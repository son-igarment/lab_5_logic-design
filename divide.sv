==> flow/design.v <==
module Float_Div(
    input logic clk,
    input logic rst,
    input logic start,
    input logic [15:0] A,
    input logic [15:0] B,
    output logic [15:0] quotient,
    output logic valid,
output logic underflag,overflag
);
    logic A_sign, B_sign, quotient_sign;
    logic [4:0] A_exp, B_exp, quotient_exp;
    logic [10:0] A_mant, B_mant;
    logic [11:0] quotient_mant;
    logic [5:0] exp_diff;
    logic [10:0] norm_mant;
    logic [4:0] norm_exp;
    logic norm_mant_bit;
    logic [11:0] mant_div;
    logic [1:0] state;
    initial 
	begin
		state=2'b00;
		underflag=1;
		overflag=1;
	end
    	   assign A_sign = A[15];
           assign B_sign = B[15];
	   assign A_exp = A[14:10];
           assign B_exp = B[14:10];
	   assign  A_mant = {1'b1, A[9:0]}; 
           assign  B_mant = {1'b1, B[9:0]};
    always_ff @(posedge clk or negedge rst) begin
        if (!rst) begin
            valid <= 0;
            quotient <= 16'b0;
        end else if (start) begin
            case(state)
	2'b00: begin
            quotient_sign = A_sign ^ B_sign;
            exp_diff = A_exp - B_exp + 15;  
	    state <=2'b01;
		end
	2'b01:
		begin
            mant_div = A_mant % B_mant;
            quotient_mant = mant_div;
		state<=2'b10;
		end
	2'b10:begin
            norm_mant_bit = quotient_mant[11];
            norm_mant = norm_mant_bit ? quotient_mant[11:2] : quotient_mant[10:1];
            norm_exp = norm_mant_bit ? exp_diff : exp_diff-1;
            if (norm_exp >= 31) begin
                quotient_exp = 5'b11111;  
                norm_mant = 11'b0;
		overflag =1;
            end else if (norm_exp <= 0) begin
                quotient_exp = 5'b0;  
                norm_mant = 11'b0;
		underflag=1;
            end else begin
                quotient_exp = norm_exp[4:0];
            end
		state<=2'b11;
		end
        2'b11: begin
            quotient = {quotient_sign, quotient_exp, norm_mant[9:0]};
            valid <= 1;
        	end
		endcase
        end
    end
endmodule
* Reports on Float_Div
Tool output for the design above, in the order of the flow.
Lines are those of the file above, counted from 1.
Cell names lack the library's common part.
The mark - stands for no value.
- Top :: Float_Div
- Clock input :: clk
- Cell library :: sky130hd
- Library corner :: tt_025C_1v80

* After elaboration
Source: Yosys, flattened and elaborated, memories not mapped. Widths are those after wreduce. Registers that Yosys merges into a memory's read port (data or address) are not register bits. Print and check cells do not count.
- Cells after elaboration :: 59
- Output and inout port bits :: 19
- Flip-flop bits (word level) :: 54
- Input port bits :: 35
- $lt $le $gt $ge :: 2
- Muxes and demuxes :: 18
- Divide/modulo/power cells :: 1
- Equal/unequal tests :: 6
- Add/subtract/negate cells :: 3
- Bitwise logic cells :: 5
- Reductions and logical operators :: 14
** Operator list (number)
- 11-bit by 11-bit modulo with 12-bit output :: 1
- 10-bit two-way mux :: 4
- 5-bit two-way mux :: 5
- 16-bit two-way mux :: 1
- 3-bit AND reduction :: 4
- 3-bit OR reduction :: 4
- 12-bit two-way mux :: 1
- 2-bit != test with constant B :: 3
- 2-bit parallel mux with 3-bit select :: 1
- 1-bit two-way mux :: 6
- 5-bit by 1-bit subtractor with 5-bit output with constant B :: 1
- 5-bit by 1-bit less-or-equal comparator with 1-bit output with constant B :: 1
- 5-bit subtractor :: 1
- 5-bit adder with constant B :: 1
- 5-bit >= comparator with constant B :: 1
- 5-bit AND reduction :: 1
- 1-bit NOT :: 4
- 2-bit equality test with constant B :: 2
- 2-bit AND reduction :: 2
- 4-bit AND reduction :: 1
- 3-bit nonzero test :: 1
- 2-bit by 1-bit equality test with 1-bit output with constant B :: 1
- 2-bit zero test :: 1
- 1-bit XOR :: 1

* Logic depth
Depth = most cells in a row (Yosys ltp): at word level without a register or memory, in the mapped netlist without a sequential cell, where the memories' decode and read muxes count.
- Depth in word-level cells :: 6
- ABC_AREA :: 0
- Depth in mapped cells :: 9
- Mapped depth without buffers :: 9

* Mapped cells and area
The flow's flattened synthesis, as Yosys stat reports it; memories are mapped. The netlist is that of the ABC_AREA named above (0 if unset); the other value can give another one.
Totals and module areas in this step are rounded.
- Buffers :: 6
- Flip-flops :: 51
- Cell area after synthesis :: 2870 um^2
- Standard cells after synthesis :: 229
** Cell types
- edfxtp_1 :: number 34, area in all 1.02E+03 um^2
- dfrtp_1 :: number 17, area in all 425.408 um^2
- ha_1 :: number 23, area in all 287.776 um^2
- mux2_2 :: number 25, area in all 281.52 um^2
- mux2i_1 :: number 11, area in all 110.106 um^2
- xnor2_1 :: number 10, area in all 87.584 um^2
- inv_1 :: number 22, area in all 82.579 um^2
- nor2_1 :: number 20, area in all 75.072 um^2
- xor2_1 :: number 5, area in all 43.792 um^2
- a21oi_1 :: number 8, area in all 40.038 um^2
- fa_1 :: number 2, area in all 40.038 um^2
- a21o_1 :: number 4, area in all 30.029 um^2
- mux2i_4 :: number 1, area in all 22.522 um^2
- o21a_1 :: number 3, area in all 22.522 um^2
- nand3b_4 :: number 1, area in all 20.019 um^2
- o211a_1 :: number 2, area in all 20.019 um^2
- and3_1 :: number 3, area in all 18.768 um^2
- nand2_1 :: number 5, area in all 18.768 um^2
Other cell types: 22; their cells: 33.

* Worst setup path after synthesis
OpenSTA on the mapped netlist: ideal clock, no wires. The path of least setup slack (recovery checks aside). Input and output delay are each 20% of the period. Register names are those of the netlist, which keeps one name where synthesis merged equal registers.
- Path type :: in2reg
- Start :: input A[0]
- End :: register quotient_mant[1]
- Path slack :: 0.046 ns
- Stages on the path :: 9
- Period :: 2.5 ns
- Time at the first pin :: 0.500 ns
- External input delay :: 0.500 ns
- Data arrival time :: 2.194 ns
- Path delay :: 1.954 ns
- Library setup time :: 0.260 ns
- Synthesis period reached :: 2.454 ns
"path delay" = arrival - input delay + setup time.
"stages on the path" counts driving pins, that of a launching flip-flop among them; a cell with two outputs on the path counts twice.
"synthesis period reached" = period - worst setup slack (recovery checks aside). The figure is calculated, with input and output delays left at 20% of the set period.
The rows between start and end are the longest chain of elaborated cells between them; the timing report does not say that the signal goes this way. Where chains are equally long, one stands for them.
A line is the first line of the expression or statement that the cell stems from. Yosys adds cells for indexed reads and writes and turns some case tables into memories.
- Cells stage by stage :: inv_1 > ha_1 > inv_1 > fa_1 > a211oi_1 > nor3_1 > o211a_1 > nand3b_4 > mux2_2
- Cells in the longest elaborated chain :: 2
** RTL lines, path post-synthesis
- start, declared :: line 5 : input logic [15:0] A,
- 11-bit by 11-bit modulo with 12-bit output :: line 46 : mant_div = A_mant % B_mant;
- 12-bit two-way mux :: line 38 : case(state)
- end, assigned :: line 47 : quotient_mant = mant_div;
- end, declared :: line 14 : logic [11:0] quotient_mant;

* Worst path after layout
Path of least setup slack in the final report of run A (OpenROAD, finished layout, wires in). Where an end is a register, its clock arrival counts in the times.
- Path type :: in2reg
- Start :: input B[1]
- End :: register quotient_mant[3]
- Data arrival time :: 2.50 ns
- Path slack :: 0.05 ns
- Time at the first pin :: 0.50 ns
- Stages on the path :: 8
- Library setup time :: 0.24 ns
- External input delay :: 0.50 ns
- Period :: 2.5 ns
The rows between start and end are the longest chain of elaborated cells between them; the timing report does not say that the signal goes this way. Where chains are equally long, one stands for them.
- Cells stage by stage :: clkdlybuf4s50_1 > inv_1 > fa_2 > a211oi_4 > nor3_2 > o211a_1 > nand3b_4 > mux2_4
- Cells in the longest elaborated chain :: 2
** RTL lines, path after layout
- start, declared :: line 6 : input logic [15:0] B,
- 11-bit by 11-bit modulo with 12-bit output :: line 46 : mant_div = A_mant % B_mant;
- 12-bit two-way mux :: line 38 : case(state)
- end, assigned :: line 47 : quotient_mant = mant_div;
- end, declared :: line 14 : logic [11:0] quotient_mant;

Below are 2 stored runs of the flow (Yosys, OpenROAD; platform sky130hd) on Float_Div, each with its settings and what was measured, unordered. Constraints: input delay and output delay 20% of the set period each, output load 0.01 pF.
"clock period achieved" is the run's clock period less its worst setup slack. It is reckoned from that one timing run; input and output delays stay at 20% of the period that was set.
By "critical path time" is meant the share of the clock period that the worst setup path is allowed (20% is reserved at inputs, 20% at outputs), minus its slack. Clock arrival times at its registers enter into it.
"power consumption" rests on the timing tool's default activity at the inputs, not on a simulated workload.
Measured values are rounded.

** Run A
- Settings :: period_ns=2.5; CORE_UTILIZATION=49; CAP_MARGIN=20; CORE_MARGIN=2; SLEW_MARGIN=20
- Area of the standard cells in the finished layout :: 3870 um^2
- Critical path time :: 1.95 ns
- Critical path type :: in2reg
- Area of the die :: 6480 um^2
- Sum of negative setup slack :: 0.000 ns
- Post-route worst hold slack :: 0.466 ns
- Clock period achieved :: 2.450 ns
- Setup slack of the worst path :: 0.050 ns
- Utilization :: 69.4%
- Chip area after synthesis (Yosys) :: 2870 um^2
- Power consumption :: 0.00202 W

** Run B
- Settings :: period_ns=3.57; CORE_UTILIZATION=24; SETUP_SLACK_MARGIN=0.98; PLACE_DENSITY_LB_ADDON=0.29; CORE_MARGIN=9; CELL_PAD_IN_SITES_GLOBAL_PLACEMENT=3; GPL_ROUTABILITY_DRIVEN=1; CTS_CLUSTER_SIZE=77; MIN_ROUTING_LAYER=met1; MAX_ROUTING_LAYER=met4; CAP_MARGIN=20; SLEW_MARGIN=20
- Area of the standard cells in the finished layout :: 3950 um^2
- Critical path time :: 1.82 ns
- Critical path type :: in2reg
- Area of the die :: 16200 um^2
- Sum of negative setup slack :: 0.000 ns
- Post-route worst hold slack :: 0.461 ns
- Clock period achieved :: 2.531 ns
- Setup slack of the worst path :: 1.04 ns
- Utilization :: 34.1%
- Chip area after synthesis (Yosys) :: 2870 um^2
- Power consumption :: 0.00156 W
