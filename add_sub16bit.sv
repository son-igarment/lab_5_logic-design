==> flow/design.v <==
module Float_Add_16bit(clk, rst, start, X, Y, valid, sum);
input clk;
input rst;
input start;
input [15:0] X, Y;    
output [15:0] sum;    
output valid;
reg X_sign;
reg Y_sign;
reg sum_sign, next_sum_sign;
reg [4:0] X_exp;
reg [4:0] Y_exp;
reg [4:0] sum_exp, next_sum_exp;
reg [10:0] X_mant, Y_mant;
reg [10:0] X_mantissa, Y_mantissa;  
reg [11:0] sum_mantissa, next_sum_mantissa;  
reg [5:0] expsub, abs_diff;
reg [11:0] sum_mantissa_temp;
reg [1:0] next_state, pres_state;
reg valid, next_valid;
parameter IDLE = 2'b00;
parameter START = 2'b01;
parameter SHIFT_MANT = 2'b10;
assign sum = {sum_sign, sum_exp, sum_mantissa[9:0]};
assign add_carry = sum_mantissa[11] & !(X_sign ^ Y_sign);    
assign sub_borrow = sum_mantissa_temp[11] & (X_sign ^ Y_sign);  
always @ (posedge clk or negedge rst)
begin
    if(!rst)
    begin
        valid       <= 1'b0;
        pres_state  <= 2'd0;
        sum_exp     <= 5'd0;
        sum_mantissa <= 12'd0;
        sum_sign    <= 1'b0;
    end
    else
    begin
        valid       <= next_valid;
        pres_state  <= next_state;
        sum_exp     <= next_sum_exp;
        sum_mantissa <= next_sum_mantissa;
        sum_sign    <= next_sum_sign;
    end
end
always @ (*)
begin 
    next_valid = 1'b0;
    X_sign = X[15];
    X_exp = X[14:10];
    X_mant = {1'b1, X[9:0]};    
    Y_sign = Y[15];
    Y_exp = Y[14:10];
    Y_mant = {1'b1, Y[9:0]};
    next_sum_sign = sum_sign;       
    next_sum_exp = 5'd0;
    next_sum_mantissa = 12'd0;
    next_state = IDLE;
    sum_mantissa_temp = 12'd0;
    case(pres_state)
    IDLE:
    begin
        next_valid = 1'b0;
        X_sign = X[15];
        X_exp = X[14:10];
        X_mant = {1'b1, X[9:0]};     
        Y_sign = Y[15];
        Y_exp = Y[14:10];
        Y_mant = {1'b1, Y[9:0]};
        next_sum_sign = 1'b0;
        next_sum_exp = 5'd0;
        next_sum_mantissa = 12'd0;
        next_state = (start) ? START : pres_state;
    end
    START:
    begin
        expsub = X_exp - Y_exp;
        abs_diff = expsub[5] ? !(expsub[4:0])+1'b1 : expsub[4:0];   
        X_mantissa = expsub[5] ? X_mant >> abs_diff : X_mant;    
        Y_mantissa = expsub[5] ? Y_mant : Y_mant >> abs_diff;    
        next_sum_exp = expsub[5] ? Y_exp : X_exp;            
        sum_mantissa_temp = !(X_sign ^ Y_sign) ? X_mantissa + Y_mantissa :  
                            (X_sign) ? Y_mantissa - X_mantissa :
                            (Y_sign) ? X_mantissa - Y_mantissa : sum_mantissa;
        next_sum_mantissa = (sub_borrow) ? ~(sum_mantissa_temp)+1'b1 : sum_mantissa_temp;  
        next_sum_sign = ((X_sign & Y_sign) || sub_borrow);
        next_valid = 1'b0;    
        next_state = SHIFT_MANT;  
    end
    SHIFT_MANT:                    
    begin
        next_sum_exp = sum_mantissa[10] ? sum_exp : (add_carry) ? sum_exp + 1'b1 : sum_exp - 1'b1;
        next_sum_mantissa = sum_mantissa[10] ? sum_mantissa : (add_carry) ? sum_mantissa >> 1 : sum_mantissa << 1;
        next_valid = sum_mantissa[10] ? 1'b1 : 1'b0;
        next_state = sum_mantissa[10] ? IDLE : pres_state;
    end
    endcase
end
endmodule
== Reports on Float_Add_16bit ==
What the tools print for Float_Add_16bit, step after step.
Lines are those of the file above, counted from 1.
A cell with - has no value.
Inputs
  top module: Float_Add_16bit
  clock port: clk
  library: sky130hd
  timing corner: tt_025C_1v80

== Elaborated design ==
Yosys after proc, flatten, opt, wreduce and memory -nomap, before mapping. Memory bits, and registers merged into a memory's read port (data or address), are not among the register bits. Print and check cells are not counted. Equal cells are merged and count once.
Cells by class
  eq/ne operators: 5
  $add $sub $neg: 8
  bitwise operators: 5
  shift operators: 2
  multiplexer cells: 21
  reduce/logical cells: 6
Operators with widths (number)
  two-way mux 12 bit: 6
  two-way mux 11 bit: 3
  subtractor 11 x 11 -> 12 bit: 2
  case mux 12 bit (select 2 bit): 1
  right shift 11 x 5 -> 11 bit: 2
  two-way mux 5 bit: 4
  adder 11 x 11 -> 12 bit: 1
  adder 12 x 1 -> 12 bit with constant B: 1
  inverter 12 bit: 1
  case mux 5 bit (select 2 bit): 1
  != test 2 bit with constant B: 3
  subtractor 5 x 5 -> 6 bit: 1
  case mux 2 bit (select 3 bit): 1
  adder 5 x 1 -> 5 bit with constant B: 1
  subtractor 5 x 1 -> 5 bit with constant B: 1
  logical NOT 5 bit: 1
  two-way mux 2 bit: 2
  bitwise AND 1 bit: 3
  adder 1 x 1 -> 2 bit with constant B: 1
  equality test 2 x 1 -> 1 bit with constant B: 1
  equality test 2 bit with constant B: 1
  logical NOT 2 bit: 1
  AND reduction 2 bit: 1
  nonzero test 2 bit: 1
  case mux 1 bit (select 2 bit): 1
  two-way mux 1 bit: 2
  bitwise XOR 1 bit: 1
  logical OR 1 bit: 1
  logical NOT 1 bit: 1
Bit counts
  output and inout bits: 17
  register bits: 21
  input bits: 35
  cells after elaboration: 53

== Depth ==
Yosys ltp: most cells in a row. Word level: on the elaborated netlist, between registers, memories and ports. Mapped: between sequential cells and ports; inverters and the memories' decode and read muxes count.
Logic depth
  depth in word-level cells: 14
  ABC_AREA: 0
  depth in mapped cells: 24
  depth with buffers taken out: 24

== After synthesis ==
Yosys stat after the flow's synthesis: flattened, memories mapped to cells. It holds for the ABC_AREA given above (unset counts as 0); a run with the other value may have another netlist.
The area totals of this step are shown rounded.
Cells by type
  sky130_fd_sc_hd__dfrtp_1: number 21, total area 525.504 um2
  sky130_fd_sc_hd__ha_1: number 41, total area 512.992 um2
  sky130_fd_sc_hd__a21oi_1: number 46, total area 230.221 um2
  sky130_fd_sc_hd__nand2_1: number 60, total area 225.216 um2
  sky130_fd_sc_hd__mux2i_1: number 20, total area 200.192 um2
  sky130_fd_sc_hd__inv_1: number 46, total area 172.666 um2
  sky130_fd_sc_hd__xnor2_1: number 19, total area 166.41 um2
  sky130_fd_sc_hd__nor2_1: number 39, total area 146.39 um2
  sky130_fd_sc_hd__o21ai_0: number 25, total area 125.12 um2
  sky130_fd_sc_hd__fa_1: number 5, total area 100.096 um2
  sky130_fd_sc_hd__buf_4: number 13, total area 97.594 um2
  sky130_fd_sc_hd__o211ai_1: number 12, total area 90.086 um2
  sky130_fd_sc_hd__a21o_1: number 11, total area 82.579 um2
  sky130_fd_sc_hd__nor3_1: number 16, total area 80.077 um2
  sky130_fd_sc_hd__o21a_1: number 10, total area 75.072 um2
  sky130_fd_sc_hd__clkbuf_1: number 19, total area 71.318 um2
  sky130_fd_sc_hd__xor2_1: number 8, total area 70.067 um2
  sky130_fd_sc_hd__nand3_1: number 13, total area 65.062 um2
Not listed: further types 74, cells in them 195.
Synthesis totals
  synthesis area: 4640 um2
  cell count: 619
  area of sequential cells: 552 um2
  mapped flip-flops: 22

== Path before layout ==
Source: OpenSTA report_checks on the synthesized netlist (no wires, ideal clock, input and output delay 20% of the period each), path of least setup slack; recovery checks are left aside. Register names are those of the netlist, which keeps one name where synthesis merged equal registers.
Timing after synthesis
  path type: input port to flip-flop
  from: in X[10]
  to: reg sum_mantissa[4]
  input delay: 1.216 ns
  arrival: 5.979 ns
  slack: -0.028 ns
  period: 6.08 ns
  time at the first pin: 1.216 ns
  library setup time: 0.129 ns
  buffers on the path: 2
  stages: 23
  delay of the path: 4.892 ns
  synthesis period reached: 6.108 ns
"delay of the path" is the arrival time less input delay plus setup time.
"stages" counts driving pins, that of a launching flip-flop among them; a cell with two outputs on the path counts twice.
"synthesis period reached" is the clock period less the worst setup slack; recovery checks do not enter. This is arithmetic on one report: input and output delays are still those of the set period (20% each).
Between the ends stands the longest chain of elaborated cells between them, by number of cells; it is not shown to be the way that was timed. Of several equally long chains one is given.
Each line given opens the expression or statement behind the cell; cells for indexed reads and writes are added by Yosys, which also makes memories of some case tables.
Between the ends, after synthesis
  path through: sky130_fd_sc_hd__inv_1 > sky130_fd_sc_hd__ha_1 > sky130_fd_sc_hd__fa_1 > sky130_fd_sc_hd__clkbuf_1 > sky130_fd_sc_hd__and3_1 > sky130_fd_sc_hd__and3_4 > sky130_fd_sc_hd__nand2_4 > sky130_fd_sc_hd__o32a_1 > sky130_fd_sc_hd__o21ai_2 > sky130_fd_sc_hd__mux2i_2 > sky130_fd_sc_hd__or3_1 > sky130_fd_sc_hd__a32o_1 > sky130_fd_sc_hd__ha_1 > sky130_fd_sc_hd__o21ba_1 > sky130_fd_sc_hd__or4_4 > sky130_fd_sc_hd__a31oi_2 > sky130_fd_sc_hd__o31ai_2 > sky130_fd_sc_hd__o311a_4 > sky130_fd_sc_hd__o31ai_4 > sky130_fd_sc_hd__buf_6 > sky130_fd_sc_hd__a21oi_1 > sky130_fd_sc_hd__xnor2_1 > sky130_fd_sc_hd__o21ai_1
  cells in the longest elaborated chain: 14
  elaborated cells on any way between the ends: 20
  source lines of those cells: 10
  those cells by class: add/sub (6); shift (2); mux (9); logic (2); reduce/logical (1)
Ends and longest elaborated chain, after synthesis
  start, declared: line 5  | input [15:0] X, Y;
  subtractor 5 x 5 -> 6 bit: line 77  | expsub = X_exp - Y_exp;
  logical NOT 5 bit: line 78  | abs_diff = expsub[5] ? !(expsub[4:0])+1'b1 : expsub[4:0];
  adder 1 x 1 -> 2 bit: line 78
  two-way mux 5 bit: line 78
  right shift 11 x 5 -> 11 bit: line 79  | X_mantissa = expsub[5] ? X_mant >> abs_diff : X_mant;
  two-way mux 11 bit: line 79
  subtractor 11 x 11 -> 12 bit: line 84  | (Y_sign) ? X_mantissa - Y_mantissa : sum_mantissa;
  two-way mux 12 bit: line 84
  two-way mux 12 bit: line 83  | (X_sign) ? Y_mantissa - X_mantissa :
  two-way mux 12 bit: line 82  | sum_mantissa_temp = !(X_sign ^ Y_sign) ? X_mantissa + Y_mantissa :
  inverter 12 bit: line 85  | next_sum_mantissa = (sub_borrow) ? ~(sum_mantissa_temp)+1'b1 : sum_mantissa_temp;
  adder 12 x 1 -> 12 bit: line 85
  two-way mux 12 bit: line 85
  case mux 12 bit (select 2 bit): line 60  | case(pres_state)
  end, assigned: line 34  | sum_mantissa <= 12'd0;
  end, assigned: line 42  | sum_mantissa <= next_sum_mantissa;
  end, declared: line 16  | reg [11:0] sum_mantissa, next_sum_mantissa;

== Worst path after layout ==
Path of least setup slack in the final report of run 1 (OpenROAD, finished layout, wires in). Where an end is a register, its clock arrival counts in the times.
Timing post-layout
  path type: input port to flip-flop
  from: in X[10]
  to: reg sum_mantissa[10]
  library setup time: 0.11 ns
  period: 5.29 ns
  time at the first pin: 1.06 ns
  buffers on the path: 2
  stages: 24
  input delay: 1.06 ns
  slack: -0.61 ns
  arrival: 6.05 ns
Between the ends stands the longest chain of elaborated cells between them, by number of cells; it is not shown to be the way that was timed. Of several equally long chains one is given.
Between the ends, post-layout
  path through: sky130_fd_sc_hd__buf_8 > sky130_fd_sc_hd__inv_12 > sky130_fd_sc_hd__ha_4 > sky130_fd_sc_hd__fa_2 > sky130_fd_sc_hd__xor2_4 > sky130_fd_sc_hd__and3_4 > sky130_fd_sc_hd__and3_4 > sky130_fd_sc_hd__nand2_8 > sky130_fd_sc_hd__o32a_1 > sky130_fd_sc_hd__o21ai_4 > sky130_fd_sc_hd__mux2i_4 > sky130_fd_sc_hd__or3_4 > sky130_fd_sc_hd__a32o_2 > sky130_fd_sc_hd__ha_4 > sky130_fd_sc_hd__o21ba_4 > sky130_fd_sc_hd__or4_4 > sky130_fd_sc_hd__a31oi_4 > sky130_fd_sc_hd__o31ai_4 > sky130_fd_sc_hd__o311a_4 > sky130_fd_sc_hd__o31ai_4 > sky130_fd_sc_hd__buf_4 > sky130_fd_sc_hd__a41oi_2 > sky130_fd_sc_hd__xnor2_1 > sky130_fd_sc_hd__a22o_1
  cells in the longest elaborated chain: 14
  elaborated cells on any way between the ends: 20
  source lines of those cells: 10
  those cells by class: add/sub (6); shift (2); mux (9); logic (2); reduce/logical (1)
Ends and longest elaborated chain, post-layout
  start, declared: line 5  | input [15:0] X, Y;
  subtractor 5 x 5 -> 6 bit: line 77  | expsub = X_exp - Y_exp;
  logical NOT 5 bit: line 78  | abs_diff = expsub[5] ? !(expsub[4:0])+1'b1 : expsub[4:0];
  adder 1 x 1 -> 2 bit: line 78
  two-way mux 5 bit: line 78
  right shift 11 x 5 -> 11 bit: line 79  | X_mantissa = expsub[5] ? X_mant >> abs_diff : X_mant;
  two-way mux 11 bit: line 79
  subtractor 11 x 11 -> 12 bit: line 84  | (Y_sign) ? X_mantissa - Y_mantissa : sum_mantissa;
  two-way mux 12 bit: line 84
  two-way mux 12 bit: line 83  | (X_sign) ? Y_mantissa - X_mantissa :
  two-way mux 12 bit: line 82  | sum_mantissa_temp = !(X_sign ^ Y_sign) ? X_mantissa + Y_mantissa :
  inverter 12 bit: line 85  | next_sum_mantissa = (sub_borrow) ? ~(sum_mantissa_temp)+1'b1 : sum_mantissa_temp;
  adder 12 x 1 -> 12 bit: line 85
  two-way mux 12 bit: line 85
  case mux 12 bit (select 2 bit): line 60  | case(pres_state)
  end, assigned: line 34  | sum_mantissa <= 12'd0;
  end, assigned: line 42  | sum_mantissa <= next_sum_mantissa;
  end, declared: line 16  | reg [11:0] sum_mantissa, next_sum_mantissa;

Appendix: measured runs

Module Float_Add_16bit, platform sky130hd: 2 stored runs of the flow (Yosys, OpenROAD) with differing settings, in no particular order. Input and output delays are each 20% of the period that was set; the output load is 0.01 pF.
"achieved clock period" = clock period - worst setup slack. The figure is calculated, with input and output delays left at 20% of the set period.
"worst setup path time" is the time allowed to the run's worst setup path (the clock period less input and output delay, where it has them) less its slack. Clock arrival times count: a late capture clock shortens it, a late launch clock lengthens it.
"power": no workload was simulated; the value follows from the tool's default switching activity.
Measured values are rounded.
[run 1] settings: period_ns=5.29, CORE_UTILIZATION=47, SETUP_SLACK_MARGIN=-0.24, PLACE_DENSITY_LB_ADDON=0.19, HOLD_SLACK_MARGIN=-0.08, CORE_ASPECT_RATIO=0.78, CORE_MARGIN=4, TNS_END_PERCENT=65, GPL_TIMING_DRIVEN=0, CTS_CLUSTER_SIZE=56, CTS_CLUSTER_DIAMETER=161, SLEW_MARGIN=20, MIN_ROUTING_LAYER=met1, CAP_MARGIN=20
[run 1] result: chip area after synthesis (Yosys) 4640 um2, die area 11500 um2, standard-cell area of the final layout 6630 um2, utilization 70.1%, worst setup slack after layout -0.613 ns, total negative slack -6.42 ns, worst hold slack 0.540 ns, power 2.40 mW, achieved clock period 5.903 ns, worst setup path time 4.84 ns, worst setup path kind input port to flip-flop
[run 2] settings: period_ns=10.6, CORE_UTILIZATION=28, SETUP_SLACK_MARGIN=2.33, PLACE_DENSITY_LB_ADDON=0.17, CORE_ASPECT_RATIO=1.03, CORE_MARGIN=7, CELL_PAD_IN_SITES_GLOBAL_PLACEMENT=1, TNS_END_PERCENT=70, ABC_AREA=0, CTS_CLUSTER_SIZE=70, CAP_MARGIN=15, SLEW_MARGIN=35, MIN_ROUTING_LAYER=met1
[run 2] result: chip area after synthesis (Yosys) 4640 um2, die area 20400 um2, standard-cell area of the final layout 5360 um2, utilization 33.3%, worst setup slack after layout 2.67 ns, total negative slack 0.000 ns, worst hold slack 0.501 ns, power 0.929 mW, achieved clock period 7.926 ns, worst setup path time 5.81 ns, worst setup path kind input port to flip-flop
