==> flow/design.v <==
module Float_Mult(
    input logic clk,
    input logic rst,
    input logic start,
    input logic [15:0] A,
    input logic [15:0] B,
    output logic [15:0] product,
    output logic valid,
    output logic underflag,overflag
);
    logic [4:0] A_exp, B_exp, product_exp;
    logic [10:0] A_mant, B_mant;
    logic A_sign, B_sign, product_sign;
    logic [21:0] product_mant;  
    logic [5:0] exp_sum;
    logic [10:0] norm_mant;
    logic [4:0] norm_exp;
    logic norm_mant_bit;
    logic [1:0] state ;
	initial begin
	state =2'b00;
	overflag =1;
	underflag=1;
	end
	   assign A_sign = A[15];
           assign B_sign = B[15];
	   assign A_exp = A[14:10];
           assign B_exp = B[14:10];
	   assign A_mant = {1'b1, A[9:0]}; 
           assign B_mant = {1'b1, B[9:0]};
    always_ff @(posedge clk or negedge rst) begin
        if (!rst) begin
            valid <= 0;
            product <= 16'b0;
            state <=2'b00;
        end else if (start) begin
            case(state)
	2'b00:
		begin
            product_sign = A_sign ^ B_sign;
            exp_sum = A_exp + B_exp - 4'd15;  
            product_mant = A_mant * B_mant;
	    norm_mant_bit = product_mant[21];
	    state<= 2'b01;
		end		
	2'b01:
		begin
            norm_exp = norm_mant_bit ? exp_sum + 1 : exp_sum;            
            norm_mant = norm_mant_bit ? product_mant[21:11] : product_mant[20:10];
           	state<= 2'b10;
		end
        2'b10:
		begin
            if (norm_exp >= 31) begin  
                product_exp = 5'b11111; 
                norm_mant = 11'b0;
		overflag <=1;
            end else if (norm_exp <= 0) begin 
                product_exp = 5'b0; 
                norm_mant = 11'b0;
		underflag<=1;
            end else begin
                product_exp = norm_exp[4:0];
            end
		state<= 2'b11;
		end
       2'b11:
		begin
            product = {product_sign, product_exp, norm_mant[9:0]};
            valid <= 1;
        	end
		endcase
    end
end
endmodule
Tool chain data of Float_Mult

The steps from the RTL of Float_Mult to its reports follow in flow order.
Lines are those of the file above, counted from 1.
Operators carry their Yosys type and port widths (W data, S select, Z words).
Cell names lack the library's common part.
A cell with -- has no value.

Top: Float_Mult
Clock input: clk
Cell library: sky130hd
Corner: tt_025C_1v80

After elaboration

Yosys after proc, flatten, opt, wreduce and memory -nomap, before mapping. Memory bits, and registers merged into a memory's read port (data or address), are not among the register bits. Print and check cells are not counted.

Register bits after elaboration: 67
Input port bits: 35
Output and inout bits: 19
Word-level cells: 55

Add/sub/neg operators: 3
Multiply operators: 1
Magnitude comparators: 2
Equality and inequality tests: 4
Mux-type cells: 15
Bitwise gates (word level): 6
Reductions and logical operators: 14

Operator list:

| operator              | count |
| $mul A11 B11 Y22      | 1 |
| $mux W10              | 3 |
| $mux W5               | 6 |
| $mux W21              | 1 |
| $pmux W10 S2          | 1 |
| $mux W16              | 1 |
| $reduce_or A3 Y1      | 4 |
| $reduce_and A3 Y1     | 3 |
| $reduce_and A2 Y1     | 3 |
| $pmux W2 S3           | 1 |
| $not A1 Y1            | 5 |
| $add A5 B1 Y5 const B | 1 |
| $le A5 B1 Y1 const B  | 1 |
| $sub A5 B4 Y5 const B | 1 |
| $add A5 B5 Y5         | 1 |
| $ge A5 B5 Y1 const B  | 1 |
| $eq A2 B2 Y1 const B  | 2 |
| $reduce_and A4 Y1     | 1 |
| $ne A3 B3 Y1 const B  | 1 |
| $reduce_bool A3 Y1    | 1 |
| $eq A2 B1 Y1 const B  | 1 |
| $logic_not A2 Y1      | 1 |
| $reduce_or A2 Y1      | 1 |
| $mux W1               | 2 |
| $xor A1 B1 Y1         | 1 |

Logic depth

Yosys ltp: most cells in a row. Word level: on the elaborated netlist, between registers, memories and ports. Mapped: between sequential cells and ports; inverters and the memories' decode and read muxes count.

Word-level depth: 4
ABC_AREA: 1
Mapped depth: 23
Gate-level depth less buffers: 22

Mapped cells and area

The flow's flattened synthesis, as Yosys stat reports it; memories are mapped. The netlist is that of the ABC_AREA named above (0 if unset); the other value can give another one.

Mapped cells: 741
Cell area after synthesis: 6480.0 µm²
Area of sequential cells: 1616.6 µm²
Mapped flip-flops: 57
Buffer cells: 31

Cell types:

| cell     | count | total area (µm²) |
| fa_1     | 80    | 1.6E+03 |
| edfxtp_1 | 38    | 1.14E+03 |
| ha_1     | 69    | 863.328 |
| inv_1    | 193   | 724.445 |
| nand2_1  | 164   | 615.59 |
| dfrtp_1  | 19    | 475.456 |
| mux2_2   | 16    | 180.173 |
| nor2_1   | 41    | 153.898 |
| xor2_1   | 11    | 96.342 |
| clkbuf_1 | 24    | 90.086 |
| o21ai_0  | 17    | 85.082 |
| a21oi_1  | 16    | 80.077 |
| nand3_1  | 12    | 60.058 |
| xnor2_1  | 5     | 43.792 |
| buf_4    | 5     | 37.536 |
| o21bai_1 | 5     | 37.536 |
| nand4_1  | 4     | 25.024 |
| a21o_1   | 3     | 22.522 |

Other cell types: 13; their cells: 19.

Worst setup path after synthesis

OpenSTA on the mapped netlist: ideal clock, no wires. The path of least setup slack (recovery checks aside). Input and output delay are each 20% of the period. Register names are those of the netlist, which keeps one name where synthesis merged equal registers.

Kind: input to register
From: input port B[4]
To: register (no name shown)
Clock period: 6.13 ns
Input delay: 1.226 ns
Arrival time: 5.415 ns
Data required time: 5.865 ns
Setup slack: 0.450 ns
Delay of the path: 4.454 ns
Stages: 19
Synthesis period reached: 5.68 ns

"delay of the path" is the arrival time less input delay plus setup time.
"stages": output pins that drive a net of the path, with the launching flip-flop's if there is one; two outputs of one cell count as two.
"synthesis period reached" = period - worst setup slack (recovery checks aside). The figure is calculated, with input and output delays left at 20% of the set period.
Between the ends stands the longest chain of elaborated cells between them, by number of cells; it is not shown to be the way that was timed. Of several equally long chains one is given.
Each line given opens the expression or statement behind the cell; cells for indexed reads and writes are added by Yosys, which also makes memories of some case tables.

Cells stage by stage: clkbuf_1 nand2_1 fa_1 inv_1 fa_1 inv_1 fa_1 inv_1 fa_1 inv_1 fa_1 inv_1 ha_1 a21oi_1 nor2_1 nor2_1 o21a_1 o21ai_0 xor2_1
Length of the longest elaborated chain: 2
Elaborated cells on any way between the ends: 2
RTL lines with such cells: 2
Classes of those cells: mul: 1; mux: 1

RTL lines, path after synthesis:

| item               | RTL line | text |
| start: declaration | 6        | `input logic [15:0] B,` |
| $mul A11 B11 Y22   | 42       |  |
| $mux W21           | 37       | `case(state)` |
| end: assignment    | 42       |  |

Timing after layout

From the final timing report of flow run 1: the path of least setup slack in the routed layout; clock arrival at registers is part of the times.

Kind: input to register
From: input port B[8]
To: register norm_mant_bit
Clock period: 4.13 ns
Input delay: 0.83 ns
Arrival time: 5.08 ns
Data required time: 4.21 ns
Setup slack: -0.87 ns
Stages: 22

Between the ends stands the longest chain of elaborated cells between them, by number of cells; it is not shown to be the way that was timed. Of several equally long chains one is given.

Cells stage by stage: buf_6 buf_8 buf_6 nand2_2 inv_2 fa_1 inv_2 fa_2 inv_2 fa_2 fa_1 inv_1 fa_1 inv_2 ha_4 nand2_4 nor2_4 nand4_1 o21ai_4 nand2_2 nand3b_1 nand2_1
Length of the longest elaborated chain: 2
Elaborated cells on any way between the ends: 2
RTL lines with such cells: 2
Classes of those cells: mul: 1; mux: 1

RTL lines, path after layout:

| item               | RTL line | text |
| start: declaration | 6        | `input logic [15:0] B,` |
| $mul A11 B11 Y22   | 42       |  |
| $mux W1            | 37       | `case(state)` |
| end: assignment    | 43       |  |
| end: declaration   | 18       | `logic norm_mant_bit;` |

Ticket comment

Module Float_Mult, platform sky130hd: 2 stored runs of the flow (Yosys, OpenROAD) with differing settings, in no particular order. Input and output delays are each 20% of the period that was set; the output load is 0.01 pF.
By "clock period achieved" is meant the clock period of the run minus its worst setup slack. This is arithmetic on one report: input and output delays are still those of the set period (20% each).
Settings: n/a = not set for that run.

| item                                   | flow run 1 | flow run 2 |
| period_ns                              | 4.13       | 5.28       |
| CORE_UTILIZATION                       | 24         | 40         |
| SETUP_SLACK_MARGIN                     | 0.24       | n/a        |
| PLACE_DENSITY                          | 0.46       | n/a        |
| HOLD_SLACK_MARGIN                      | 0.1        | n/a        |
| CORE_ASPECT_RATIO                      | 1.05       | n/a        |
| CORE_MARGIN                            | 10         | 2          |
| CELL_PAD_IN_SITES_DETAIL_PLACEMENT     | 2          | n/a        |
| TNS_END_PERCENT                        | 100        | n/a        |
| ABC_AREA                               | 1          | n/a        |
| SLEW_MARGIN                            | 20         | 20         |
| MIN_ROUTING_LAYER                      | met1       | n/a        |
| MAX_ROUTING_LAYER                      | met5       | n/a        |
| CAP_MARGIN                             | 20         | 20         |
| setup slack of the critical path (ns)  | -0.874     | 0.096      |
| total die area (µm²)                   | 33974.4    | 17017.2    |
| clock period achieved (ns)             | 5.004      | 5.184      |
| standard-cell area after routing (µm²) | 9217.6     | 8371.8     |
| netlist area reported by Yosys (µm²)   | 6480.0     | 6396.1     |
| worst hold slack after layout (ns)     | 0.451      | 0.464      |
